==> flow/design.v <==
`timescale 1ns/1ps
module DATAP #(parameter bits = 32)(
    input clk,
    input [1:0] func,
    input [bits-1:0] A,B,C,
    output [bits*2-1:0] result,  
    output reg [1:0] func_reg,
    output reg [bits*2-1:0] mult_out_reg,
    output reg [bits-1:0] c_reg
);
wire [bits-1:0] mux_ps1, mux_ps2;
wire [bits*2-1:0] mult_out;
always@(posedge clk) begin
    func_reg <= func;
    mult_out_reg <= mult_out;
    c_reg <= C;
end
MUX #(bits) MUX_PS1(
.A(1'b1),
.B(B),
.sel(func[0]),
.out(mux_ps1)
);
ARRAY_MULTIPLIER #(bits) MULT(
.a(A),
.b(mux_ps1),
.p(mult_out)
);
wire mux_ps2_sel;
wire [bits*2-1:0] mux_ps2_ext;
assign mux_ps2_ext = { {bits{mux_ps2[bits-1]}}, mux_ps2 };
MUX #(bits) MUX_PS2(
.A(1'b0),
.B(c_reg),
.sel(mux_ps2_sel),
.out(mux_ps2)
);
CLA #(bits*2) ADDER(
.A(mult_out_reg),
.B(mux_ps2_ext),
.Cin(1'b0),
.Sum(result),
.Cout()
);
nor(mux_ps2_sel, func_reg[1], func_reg[0]);
endmodule
module MUX #(parameter bits = 32)(
    input [bits-1:0] A, B,
    input sel,
    output [bits-1:0] out
);
assign out = sel ? A : B;
endmodule
module ARRAY_MULTIPLIER #(parameter bits = 32) (
    input [bits-1:0] a, b,
    output [bits*2-1:0] p
);
wire [bits-1:0]     carries [bits-1:1];
wire [bits*2-1:0]   sums [bits-1:1];
assign p[0] = a[0] & b[0];  
genvar i,j;
generate
    for(i=1; i < bits; i=i+1) begin : GEN_PARTIALS
        for(j=0; j < bits; j=j+1) begin: GEN_ADDERS   
            if(i==1) begin 
                if(j==0) begin
                    ADD_HALF INSTF_HA_FIRST (
                        .a(a[i]&b[j]),
                        .b(a[i-1]&b[i]),
                        .sum(p[i]),
                        .cout(carries[i][j])
                    );            
                end 
                else if(j==(bits-1)) begin
                    ADD_HALF INSTF_HA_LAST (
                        .a(a[i]&b[j]),
                        .b(carries[i][j-1]),
                        .sum(sums[i][j]),
                        .cout(carries[i][j])  
                    );
                end  
                else begin
                    FULL_ADDER INSTF_FA (
                        .a(a[i]&b[j]),
                        .b(a[i-1]&b[j+1]),
                        .cin(carries[i][j-1]),
                        .sum(sums[i][j]),
                        .cout(carries[i][j])       
                    );
                end
            end  
            else if(i==(bits-1)) begin
                if(j==0) begin 
                    ADD_HALF INSTL_HA_FIRST (
                        .a(sums[i-1][j+1]),
                        .b(a[i]&b[j]),
                        .sum(p[i+j]),
                        .cout(carries[i][j]) 
                    );                
                end
                else if(j==(bits-1)) begin
                    FULL_ADDER INSTL_FA_LAST (
                        .a(carries[i-1][j]),
                        .b(a[i]&b[j]),
                        .cin(carries[i][j-1]),
                        .sum(p[i+j]),
                        .cout(p[i+j+1])
                    );
                end
                else begin
                    FULL_ADDER INSTL_FA (
                        .a(sums[i-1][j+1]),
                        .b(a[i]&b[j]),
                        .cin(carries[i][j-1]),                  
                        .sum(p[i+j]),
                        .cout(carries[i][j])
                    );                
                end
            end  
            else begin
                if(j==0) begin
                    ADD_HALF INSTB_HA_FIRST (
                        .a(sums[i-1][j+1]),
                        .b(a[i]&b[j]),
                        .sum(p[i]),
                        .cout(carries[i][j])
                    );
                end
                else if(j==(bits-1)) begin
                    FULL_ADDER INSTB_FA_LAST (
                        .a(carries[i-1][j]),
                        .b(a[i]&b[j]),
                        .cin(carries[i][j-1]),
                        .sum(sums[i][j]),                    
                        .cout(carries[i][j])
                    );
                end
                else begin
                    FULL_ADDER INSTB_FA (
                        .a(sums[i-1][j+1]),
                        .b(a[i]&b[j]),
                        .cin(carries[i][j-1]),
                        .sum(sums[i][j]),
                        .cout(carries[i][j])                        
                    );          
                end
            end  
        end  
    end  
endgenerate
endmodule
module ADD_HALF(
    output cout,
    output sum,
    input a,
    input b
);
    xor(sum, a, b);
    and(cout, a, b);
endmodule
module PFA(
    input A, B, Cin,
    output P, G, S
);
    assign P = A ^ B;    
    assign G = A & B;    
    assign S = Cin ^ P;  
endmodule
module FULL_ADDER(
    input a,b,cin,
    output cout,sum
);
wire half1_cout, half1_sum, half2_cout;
ADD_HALF HALF1(
.cout(half1_cout),
.sum(half1_sum),
.a(a),
.b(b)
);
ADD_HALF HALF2(
.cout(half2_cout),
.sum(sum),
.a(cin),
.b(half1_sum)
);
or(cout, half2_cout, half1_cout);
endmodule
module CARRY_GEN(
    input G, P, Cin,
    output Cout    
);
assign Cout = G | P&Cin;  
endmodule
module CLA #(parameter bits = 64) (  
input [bits-1:0] A, B,  
input Cin,   
output [bits-1:0] Sum,  
output Cout  
);
wire [bits-1:0]P_in, G_in;  
wire [bits-1:0]carries;  
assign Cout = carries[bits-1];  
PFA PFA0(
.A(A[0]),
.B(B[0]),
.Cin(Cin),
.P(P_in[0]),
.G(G_in[0]),
.S(Sum[0])
);
genvar i;
generate  
    for(i=1; i<bits; i=i+1) begin : PFAS
        PFA PFA_I(
            .A(A[i]),
            .B(B[i]),
            .Cin(carries[i-1]),
            .P(P_in[i]),
            .G(G_in[i]),
            .S(Sum[i])        
        );    
    end
endgenerate
CLL #(.bits(bits)) CLL_INST(
.Cin(Cin),
.P(P_in),
.G(G_in),
.Cout(carries)
);
endmodule
module CLL #(parameter bits = 8) (
    input Cin,
    input [bits-1: 0] P, G, 
    output [bits-1: 0] Cout
);
CARRY_GEN INST0(
        .G(G[0]),
        .P(P[0]),
        .Cin(Cin),
        .Cout(Cout[0])        
);
genvar i;
generate  
    for(i=1; i < bits; i=i+1) begin : CARRIES
        CARRY_GEN INST_I(
        .G(G[i]),
        .P(P[i]),
        .Cin(Cout[i-1]),
        .Cout(Cout[i])        
        );
    end
endgenerate
endmodule
======== Tool chain data of DATAP ========
What the tools print for DATAP, step after step.
Line numbers count from 1 in the design file above.
Operators: Yosys type, input widths -> output width; for muxes data width and select width s.
Library cell names are shortened.
A cell with n/a has no value.
set-up
  design top .............................. DATAP
  clock port .............................. clk
  standard-cell library ................... sky130hd
  timing corner ........................... tt_025C_1v80

======== Word level ========
Yosys after proc, flatten, opt, wreduce and memory -nomap, before mapping. Enables and synchronous resets that opt folds into registers are not counted as muxes. Memory bits, and registers merged into a memory's read port (data or address), are not among the register bits. Print and check cells are not counted. Equal cells are merged and count once.
storage and ports
  input bits .............................. 99
  memory cells ............................ 0
  memory bits (writable) .................. 0
  flip-flop bits (word level) ............. 98
  output and inout bits ................... 162
  memory bits (read-only) ................. 0
  clocked read ports x word width ......... 0
  cells after elaboration ................. 6208
  bits in latches ......................... 0
operators by class
  eq/ne operators ......................... 0
  reductions and logical operators ........ 0
  multiply operators ...................... 0
  shift-type cells ........................ 0
  add/sub/neg operators ................... 0
  multiplexer cells ....................... 2
  $lt $le $gt $ge ......................... 0
  divide/modulo/power cells ............... 0
  bitwise logic cells ..................... 6203
operator list
  operator     count
  $and 1x1->1  3101
  $xor 1x1->1  2079
  $or 1x1->1   1023
  $mux 32      2

======== Logic depth ========
Yosys ltp: most cells in a row. Word level: on the elaborated netlist, between registers, memories and ports. Mapped: between sequential cells and ports; inverters and the memories' decode and read muxes count.
logic depth
  word-level depth ........................ 185
  ABC_AREA ................................ 0
  depth in mapped cells ................... 158
  mapped depth without buffers ............ 156

======== Netlist ========
The flow's flattened synthesis, as Yosys stat reports it; memories are mapped. The netlist is that of the ABC_AREA named above (0 if unset); the other value can give another one.
synthesis totals
  flip-flop cells ......................... 98
  area of sequential cells ................ 1961.9 um^2
  synthesis area .......................... 31690.4 um^2
  buffer cells ............................ 324
  cell count .............................. 2644
cells by type
  cell type  count  total area (um^2)
  fa_1       1022   2.05E+04
  and2_1     956    5.98E+03
  dfxtp_1    98     1.96E+03
  buf_4      130    975.936
  nor2b_1    86     538.016
  clkbuf_1   136    510.49
  ha_1       33     412.896
  inv_1      72     270.259
  clkbuf_2   30     150.144
  nand2_1    36     135.13
  buf_2      23     115.11
  nor2b_2    11     96.342
  buf_6      4      45.043
  o21ai_0    2      10.01
  xnor2_1    1      8.758
  xor2_1     1      8.758
  nor2_1     2      7.507
  buf_1      1      3.754
The figures by module come from a second, unflattened synthesis with its own total; it is not the netlist above.
second synthesis, totals
  cells (unflattened synthesis) ........... 4493
  area (unflattened synthesis) ............ 42771.0 um^2
Rows give one instance, submodules left out.
by module
  module                       seq. area (um^2)  area (um^2)  cells  times used
  ADD_HALF                     0.0               12.5         1      1952
  ARRAY_MULTIPLIER #(bits=32)  0.0               7438.4       1216   1
  FULL_ADDER                   0.0               6.3          1      960
  DATAP                        1961.9            1973.1       101    1
  PFA                          0.0               21.3         2      64
  MUX #(bits=32)               0.0               544.3        36     2
  CARRY_GEN                    0.0               7.5          1      64
  CLA #(bits=64)               0.0               0.0          0      1
  CLL #(bits=64)               0.0               0.0          0      1

======== Timing after synthesis ========
Path of least setup slack by OpenSTA after synthesis, without wires, with an ideal clock, recovery checks aside; 20% of the period is set as input and as output delay. Where synthesis merged equal registers, the netlist keeps one of their names.
path post-synthesis
  path type ............................... input -> register
  from .................................... input port func[0]
  to ...................................... register mult_out_reg[62]
  path delay .............................. 43.246 ns
  required time ........................... 67.043 ns
  arrival ................................. 56.609 ns
  clock period ............................ 67.1 ns
  external input delay .................... 13.420 ns
  setup slack ............................. 10.434 ns
  stages .................................. 100
  synthesis period reached ................ 56.666 ns
"path delay" is the arrival time less input delay plus setup time.
"stages" counts driving pins, that of a launching flip-flop among them; a cell with two outputs on the path counts twice.
"synthesis period reached" is the clock period less the worst setup slack; recovery checks do not enter. This is arithmetic on one report: input and output delays are still those of the set period (20% each).
The rows between start and end are the longest chain of elaborated cells between them; the timing report does not say that the signal goes this way. Where chains are equally long, one stands for them.
Each line given opens the expression or statement behind the cell; cells for indexed reads and writes are added by Yosys, which also makes memories of some case tables.
on the way, post-synthesis
  cell sequence ........................... buf_4 > nor2b_1 > clkbuf_1 > and2_1 > ha_1 > inv_1 > fa_1 > fa_1 > inv_1 > fa_1 > fa_1 > fa_1 > fa_1 > fa_1 > fa_1 > fa_1 > fa_1 > fa_1 > [... 64 more ...] > fa_1 > fa_1 > fa_1 > fa_1 > fa_1 > fa_1 > fa_1 > fa_1 > fa_1 > fa_1 > fa_1 > fa_1 > fa_1 > fa_1 > fa_1 > inv_1 > fa_1 > inv_1
  cells in the longest elaborated chain ... 184
RTL lines, path post-synthesis
  element             RTL line  text
  start: declaration  4         input [1:0] func,
  $mux 32             52        assign out = sel ? A : B;
  $and 1x1->1         68        .a(a[i]&b[j]),
  $and 1x1->1 x2      159       and(cout, a, b);
  $or 1x1->1          186       or(cout, half2_cout, half1_cout);
  $xor 1x1->1 x2      158       xor(sum, a, b);
  $and 1x1->1         159
  $or 1x1->1          186
  [... 168 more ...]  n/a
  $and 1x1->1         159
  $or 1x1->1          186
  $and 1x1->1         159
  $or 1x1->1          186
  $and 1x1->1         159
  $or 1x1->1          186
  $xor 1x1->1         158
  end: assignment     15        mult_out_reg <= mult_out;
  end: declaration    8         output reg [bits*2-1:0] mult_out_reg,

======== Worst path after layout ========
Path of least setup slack in the final report of run A (OpenROAD, finished layout, wires in). Where an end is a register, its clock arrival counts in the times.
path after layout
  path type ............................... input -> register
  from .................................... input port func[0]
  to ...................................... register mult_out_reg[62]
  arrival ................................. 46.87 ns
  setup slack ............................. -9.23 ns
  external input delay .................... 7.46 ns
  stages .................................. 99
  required time ........................... 37.64 ns
  clock period ............................ 37.3 ns
The rows between start and end are the longest chain of elaborated cells between them; the timing report does not say that the signal goes this way. Where chains are equally long, one stands for them.
on the way, after layout
  cell sequence ........................... buf_12 > nor2b_4 > and2_4 > ha_4 > inv_2 > fa_2 > fa_2 > fa_2 > inv_2 > fa_2 > fa_2 > fa_2 > fa_2 > fa_2 > fa_2 > fa_2 > fa_2 > fa_2 > [... 63 more ...] > fa_2 > fa_2 > fa_2 > fa_2 > fa_2 > fa_2 > fa_2 > fa_2 > fa_2 > fa_2 > fa_2 > fa_2 > fa_2 > fa_2 > fa_2 > inv_2 > fa_2 > inv_2
  cells in the longest elaborated chain ... 184
RTL lines, path after layout
  element             RTL line  text
  start: declaration  4         input [1:0] func,
  $mux 32             52        assign out = sel ? A : B;
  $and 1x1->1         68        .a(a[i]&b[j]),
  $and 1x1->1 x2      159       and(cout, a, b);
  $or 1x1->1          186       or(cout, half2_cout, half1_cout);
  $xor 1x1->1 x2      158       xor(sum, a, b);
  $and 1x1->1         159
  $or 1x1->1          186
  [... 168 more ...]  n/a
  $and 1x1->1         159
  $or 1x1->1          186
  $and 1x1->1         159
  $or 1x1->1          186
  $and 1x1->1         159
  $or 1x1->1          186
  $xor 1x1->1         158
  end: assignment     15        mult_out_reg <= mult_out;
  end: declaration    8         output reg [bits*2-1:0] mult_out_reg,

Subject: DATAP on sky130hd, stored results

Hello all,

DATAP through Yosys and OpenROAD on sky130hd: 2 stored runs, unordered, with their settings and measured results. The constraints put input and output delay at 20% of the set period each and load the outputs with 0.01 pF.
"achieved period": clock period set for the run, less the worst setup slack. It is reckoned from that one timing run; input and output delays stay at 20% of the period that was set.
"time used up by the worst setup path" is the time allowed to the run's worst setup path (the clock period less input and output delay, where it has them) less its slack. Clock arrival times count: a late capture clock shortens it, a late launch clock lengthens it.

======== run A ========
==> flow/run.sh <==
#!/bin/bash
# the make line also repeats the synthesis and layout settings of config.mk as NAME=value (left out here)
make -C /OpenROAD-flow-scripts/flow DESIGN_CONFIG=/design/flow/config.mk WORK_HOME=/design/flow/orfs CLKGATE_MAP_FILE= finish
==> flow/config.mk <==
export PLATFORM = sky130hd
export DESIGN_NAME = DATAP
export DESIGN_NICKNAME = DATAP
export VERILOG_FILES = /design/flow/design.v
export SDC_FILE = /design/flow/constraint.sdc
export NUM_CORES = 4
export LEC_CHECK = 0
export CAP_MARGIN = 20
export CORE_MARGIN = 2
export CORE_UTILIZATION = 40
export SLEW_MARGIN = 20
==> flow/constraint.sdc <==
create_clock -name core_clock -period 37.3 [get_ports {clk}]
set_input_delay 7.4600 -clock core_clock [delete_from_list [all_inputs] [get_ports {clk}]]
set_output_delay 7.4600 -clock core_clock [all_outputs]
set_load 0.01 [all_outputs]

-------- measured, run A --------
  post-synthesis cell area ................ 31690.4 um^2
  worst setup slack after layout .......... -9.225 ns
  standard-cell area after layout ......... 37400.9 um^2
  achieved period ......................... 46.525 ns
  worst-case hold slack ................... 7.487 ns
  post-route setup TNS .................... -129.650 ns
  full die area ........................... 81493.1 um^2
  time used up by the worst setup path .... 39.07 ns
  critical path type ...................... input -> register
  final utilization ....................... 47.5 %

======== run B ========
==> flow/run.sh <==
#!/bin/bash
# the make line also repeats the synthesis and layout settings of config.mk as NAME=value (left out here)
make -C /OpenROAD-flow-scripts/flow DESIGN_CONFIG=/design/flow/config.mk WORK_HOME=/design/flow/orfs CLKGATE_MAP_FILE= finish
==> flow/config.mk <==
export PLATFORM = sky130hd
export DESIGN_NAME = DATAP
export DESIGN_NICKNAME = DATAP
export VERILOG_FILES = /design/flow/design.v
export SDC_FILE = /design/flow/constraint.sdc
export NUM_CORES = 4
export LEC_CHECK = 0
export CAP_MARGIN = 5
export CORE_MARGIN = 2
export CORE_UTILIZATION = 36
export CTS_CLUSTER_DIAMETER = 79
export CTS_CLUSTER_SIZE = 23
export GPL_ROUTABILITY_DRIVEN = 1
export GPL_TIMING_DRIVEN = 1
export MAX_ROUTING_LAYER = met5
export SETUP_SLACK_MARGIN = 2.82
export SLEW_MARGIN = 20
==> flow/constraint.sdc <==
create_clock -name core_clock -period 59.4 [get_ports {clk}]
set_input_delay 11.8800 -clock core_clock [delete_from_list [all_inputs] [get_ports {clk}]]
set_output_delay 11.8800 -clock core_clock [all_outputs]
set_load 0.01 [all_outputs]

-------- measured, run B --------
  post-synthesis cell area ................ 31690.4 um^2
  worst setup slack after layout .......... 4.207 ns
  standard-cell area after layout ......... 35467.8 um^2
  achieved period ......................... 55.193 ns
  worst-case hold slack ................... 11.933 ns
  post-route setup TNS .................... 0.000 ns
  full die area ........................... 90417.5 um^2
  time used up by the worst setup path .... 43.31 ns
  critical path type ...................... input -> register
  final utilization ....................... 40.8 %

Thanks
